==> flow/design.v <==
module dispatch_reg_storage #(parameter CORE = 0, ADDRESS_WIDTH = 5, STAGES = 4)(
  clock,
  reset,
  reg_insert,
  reg_rs1,
  reg_rs2,
  reg_rW,
  reg_indexIns,
  reg_delete,
  reg_indexDel,
  reg_indexRead,
  reg_outRead
);
input clock;
input reset;
input reg_insert;
input[ADDRESS_WIDTH - 1:0] reg_rs1;
input[ADDRESS_WIDTH - 1:0] reg_rs2;
input[ADDRESS_WIDTH - 1:0] reg_rW;
input[STAGES - 1:0] reg_indexIns;
input reg_delete;
input[STAGES - 1:0] reg_indexDel;
input[STAGES - 1:0] reg_indexRead;
output[(ADDRESS_WIDTH * 3) - 1:0] reg_outRead;
wire[(ADDRESS_WIDTH * 3) - 1:0] write_data;
reg[(ADDRESS_WIDTH * 3) - 1:0] reg_map[0:STAGES - 1];
assign reg_outRead = reg_map[reg_indexRead];
assign write_data[(ADDRESS_WIDTH * 3) - 1:(ADDRESS_WIDTH * 2)] = reg_rs1;
assign write_data[(ADDRESS_WIDTH * 2) - 1:ADDRESS_WIDTH] = reg_rs2;
assign write_data[ADDRESS_WIDTH - 1:0] = reg_rW;
always @ (posedge clock) begin
  if(~reset) begin
    if(reg_insert) begin
      reg_map[reg_indexIns] <= write_data;
    end
    if(reg_delete) begin
      reg_map[reg_indexIns] <= 0;
    end
  end
end
endmodule
From RTL to reports: dispatch_reg_storage
The steps from the RTL of dispatch_reg_storage to its reports follow in flow order.
Line numbers count from 1 in the design file above.
Operators: Yosys type, input widths -> output width; for muxes data width and select width s.
Cell names lack the library's common part.
Not given: n/a
- top module: dispatch_reg_storage
- clock: clock
- cell library: sky130hd
- timing corner: tt_025C_1v80

Elaborated design
Source: Yosys, flattened and elaborated, memories not mapped. Widths are those after wreduce; folded enables and synchronous resets count as part of the registers. Registers that Yosys merges into a memory's read port (data or address) are not register bits. Print and check cells do not count. Equal cells are merged and count once.
Yosys's memory passes give these memory sizes; they may raise the number of words (mostly to a power of two), join words into wider ones and drop unused or constant bits.
- noted bits in registers: 0
- bits in writable memories: 60
- memories: 1
- output and inout port bits: 15
- word-level cells: 9
- memories (memory ; depth ; bits a word ; read ports ; wr ports ; line ; RTL):
    reg_map ; 4 ; 15 ; 1 ; 1 ; 26 ; reg[(ADDRESS_WIDTH * 3) - 1:0] reg_map[0:STAGES - 1];
- multiplexer cells: 7
- bitwise gates (word level) at 1
- operators by type and width (operator ; count):
    $mux 15 ; 3
    $mux 1 ; 4
    $or 1x1->1 ; 1

Longest topological paths
Yosys ltp: most cells in a row. Word level: on the elaborated netlist, between registers, memories and ports. Mapped: between sequential cells and ports; inverters and the memories' decode and read muxes count.
- noted depth after elaboration: 3
- ABC_AREA at 0
- noted gate-level depth with buffers: 3

After synthesis
Yosys stat after the flow's synthesis: flattened, memories mapped to cells. It holds for the ABC_AREA given above (unset counts as 0); a run with the other value may have another netlist.
The area totals of this step are shown rounded.
- cells by type (cell ; count):
    edfxtp_1 ; 60
    mux4_2 ; 10
    mux4_1 ; 5
    and2_1 ; 15
    buf_12 ; 1
    nor3_1 ; 4
    buf_6 ; 1
    inv_1 ; 2
    o21bai_1 ; 1
    nand2b_1 ; 1
    buf_2 ; 1
    clkbuf_1 ; 1
- standard cells after synthesis: 102
- chip area (Yosys) at 0.002333 mm²
- sequential part of the area at 0.001802 mm²
- flip-flop cells: 60
- noted buffers: 4

Path before layout
OpenSTA on the mapped netlist: ideal clock, no wires. The path of least setup slack (recovery checks aside). Input and output delay are each 20% of the period. Register names are those of the netlist, which keeps one name where synthesis merged equal registers.
- kind: input port to flip-flop
- start point: input reset
- end point: memory reg_map[0][0]
- period: 2.56 ns
- noted library setup time: 0.406 ns
- time at the first pin at 0.512 ns
- noted arrival time: 1.771 ns
- data required time: 2.154 ns
- slack at 0.383 ns
- path delay: 1.665 ns
- driving pins on the path at 2
- path buffers at 0
- noted synthesis period reached: 2.177 ns
"path delay" is the arrival time less input delay plus setup time.
"driving pins on the path" counts driving pins, that of a launching flip-flop among them; a cell with two outputs on the path counts twice.
"synthesis period reached" is the clock period less the worst setup slack; recovery checks do not enter. This is arithmetic on one report: input and output delays are still those of the set period (20% each).
Between the ends stands the longest chain of elaborated cells between them, by number of cells; it is not shown to be the way that was timed. Of several equally long chains one is given.
A line is the first line of the expression or statement that the cell stems from. Yosys adds cells for indexed reads and writes and turns some case tables into memories.
Only ways into the end's enable, where the timed path ends, are counted here.
- path through: o21bai_1 -> nor3_1
- cells in the longest elaborated chain at 2
- noted elaborated cells on any way between the ends: 3
- RTL lines, path post-synthesis (what ; line ; RTL):
    start: declaration ; 15 ; input reset;
    $mux 1 ; 32 ; if(~reset) begin
    $or 1x1->1 ; n/a ;
    end: declaration ; 26 ; reg[(ADDRESS_WIDTH * 3) - 1:0] reg_map[0:STAGES - 1];

Timing after layout
Path of least setup slack in the final report of flow run 1 (OpenROAD, finished layout, wires in). Where an end is a register, its clock arrival counts in the times.
- kind: input port to output port
- start point: input reg_indexRead[0]
- end point: output reg_outRead[7]
- period: 2.66 ns
- time at the first pin at 0.53 ns
- noted arrival time: 2.06 ns
- data required time: 2.13 ns
- slack at 0.07 ns
- driving pins on the path at 4
- path buffers at 3
Between the ends stands the longest chain of elaborated cells between them, by number of cells; it is not shown to be the way that was timed. Of several equally long chains one is given.
A memory read counts as a cell of the chain, while the word-level depth stops at memories.
- path through: clkdlybuf4s15_2 -> bufbuf_16 -> mux4_2 -> clkdlybuf4s50_1
- cells in the longest elaborated chain at 1
- noted elaborated cells on any way between the ends: 1
- RTL lines, path after layout (what ; line ; RTL):
    start: declaration ; 23 ; input[STAGES - 1:0] reg_indexRead;
    $mem_v2 4x15 ; 26 ; reg[(ADDRESS_WIDTH * 3) - 1:0] reg_map[0:STAGES - 1];
    end: declaration ; 24 ; output[(ADDRESS_WIDTH * 3) - 1:0] reg_outRead;

Hand-over note for dispatch_reg_storage

Measured data: module dispatch_reg_storage, platform sky130hd, 2 stored runs of the flow under differing settings, order arbitrary. Input and output delays are each 20% of the period that was set; the output load is 0.01 pF.
By "time on the worst setup path" is meant the share of the clock period that the worst setup path is allowed (20% is reserved at inputs, 20% at outputs), minus its slack. Clock arrival times at its registers enter into it.
"power consumption": no workload was simulated; the value follows from the tool's default switching activity.
Values from the reports are rounded here.

Flow run 1

==> flow/run.sh <==
#!/bin/bash
# the make line also repeats the synthesis and layout settings of config.mk as NAME=value (left out here)
make -C /OpenROAD-flow-scripts/flow DESIGN_CONFIG=/design/flow/config.mk WORK_HOME=/design/flow/orfs CLKGATE_MAP_FILE= finish
==> flow/config.mk <==
export PLATFORM = sky130hd
export DESIGN_NAME = dispatch_reg_storage
export DESIGN_NICKNAME = dispatch_reg_storage
export VERILOG_FILES = /design/flow/design.v
export SDC_FILE = /design/flow/constraint.sdc
export NUM_CORES = 4
export LEC_CHECK = 0
export CAP_MARGIN = 20
export CORE_MARGIN = 2
export CORE_UTILIZATION = 40
export SLEW_MARGIN = 20
==> flow/constraint.sdc <==
create_clock -name core_clock -period 2.66 [get_ports {clock}]
set_input_delay 0.5320 -clock core_clock [delete_from_list [all_inputs] [get_ports {clock}]]
set_output_delay 0.5320 -clock core_clock [all_outputs]
set_load 0.01 [all_outputs]

Measured in flow run 1:
- noted the power consumption: 1942 uW
- setup slack of the worst path at 0.068 ns
- standard-cell area after layout at 0.003029 mm²
- overall die area at 0.006461 mm²
- lowest hold slack: 0.928 ns
- noted the chip area in the Yosys report: 0.002333 mm²
- time on the worst setup path: 1.53 ns
- critical path type: input port to output port

Flow run 2

==> flow/run.sh <==
#!/bin/bash
# the make line also repeats the synthesis and layout settings of config.mk as NAME=value (left out here)
make -C /OpenROAD-flow-scripts/flow DESIGN_CONFIG=/design/flow/config.mk WORK_HOME=/design/flow/orfs CLKGATE_MAP_FILE= finish
==> flow/config.mk <==
export PLATFORM = sky130hd
export DESIGN_NAME = dispatch_reg_storage
export DESIGN_NICKNAME = dispatch_reg_storage
export VERILOG_FILES = /design/flow/design.v
export SDC_FILE = /design/flow/constraint.sdc
export NUM_CORES = 4
export LEC_CHECK = 0
export CAP_MARGIN = 0
export CELL_PAD_IN_SITES_DETAIL_PLACEMENT = 1
export CELL_PAD_IN_SITES_GLOBAL_PLACEMENT = 1
export CORE_ASPECT_RATIO = 1.34
export CORE_MARGIN = 2
export CORE_UTILIZATION = 25
export CTS_CLUSTER_DIAMETER = 80
export GPL_ROUTABILITY_DRIVEN = 0
export MAX_ROUTING_LAYER = met5
export PLACE_DENSITY_LB_ADDON = 0.15
export SETUP_SLACK_MARGIN = -0.1
export SLEW_MARGIN = 30
export TNS_END_PERCENT = 45
==> flow/constraint.sdc <==
create_clock -name core_clock -period 3.24 [get_ports {clock}]
set_input_delay 0.6480 -clock core_clock [delete_from_list [all_inputs] [get_ports {clock}]]
set_output_delay 0.6480 -clock core_clock [all_outputs]
set_load 0.01 [all_outputs]

Measured in flow run 2:
- noted the power consumption: 1954 uW
- setup slack of the worst path at 0.163 ns
- standard-cell area after layout at 0.003156 mm²
- overall die area at 0.01013 mm²
- lowest hold slack: 1.061 ns
- noted the chip area in the Yosys report: 0.002333 mm²
- time on the worst setup path: 1.78 ns
- critical path type: input port to output port

End of note.
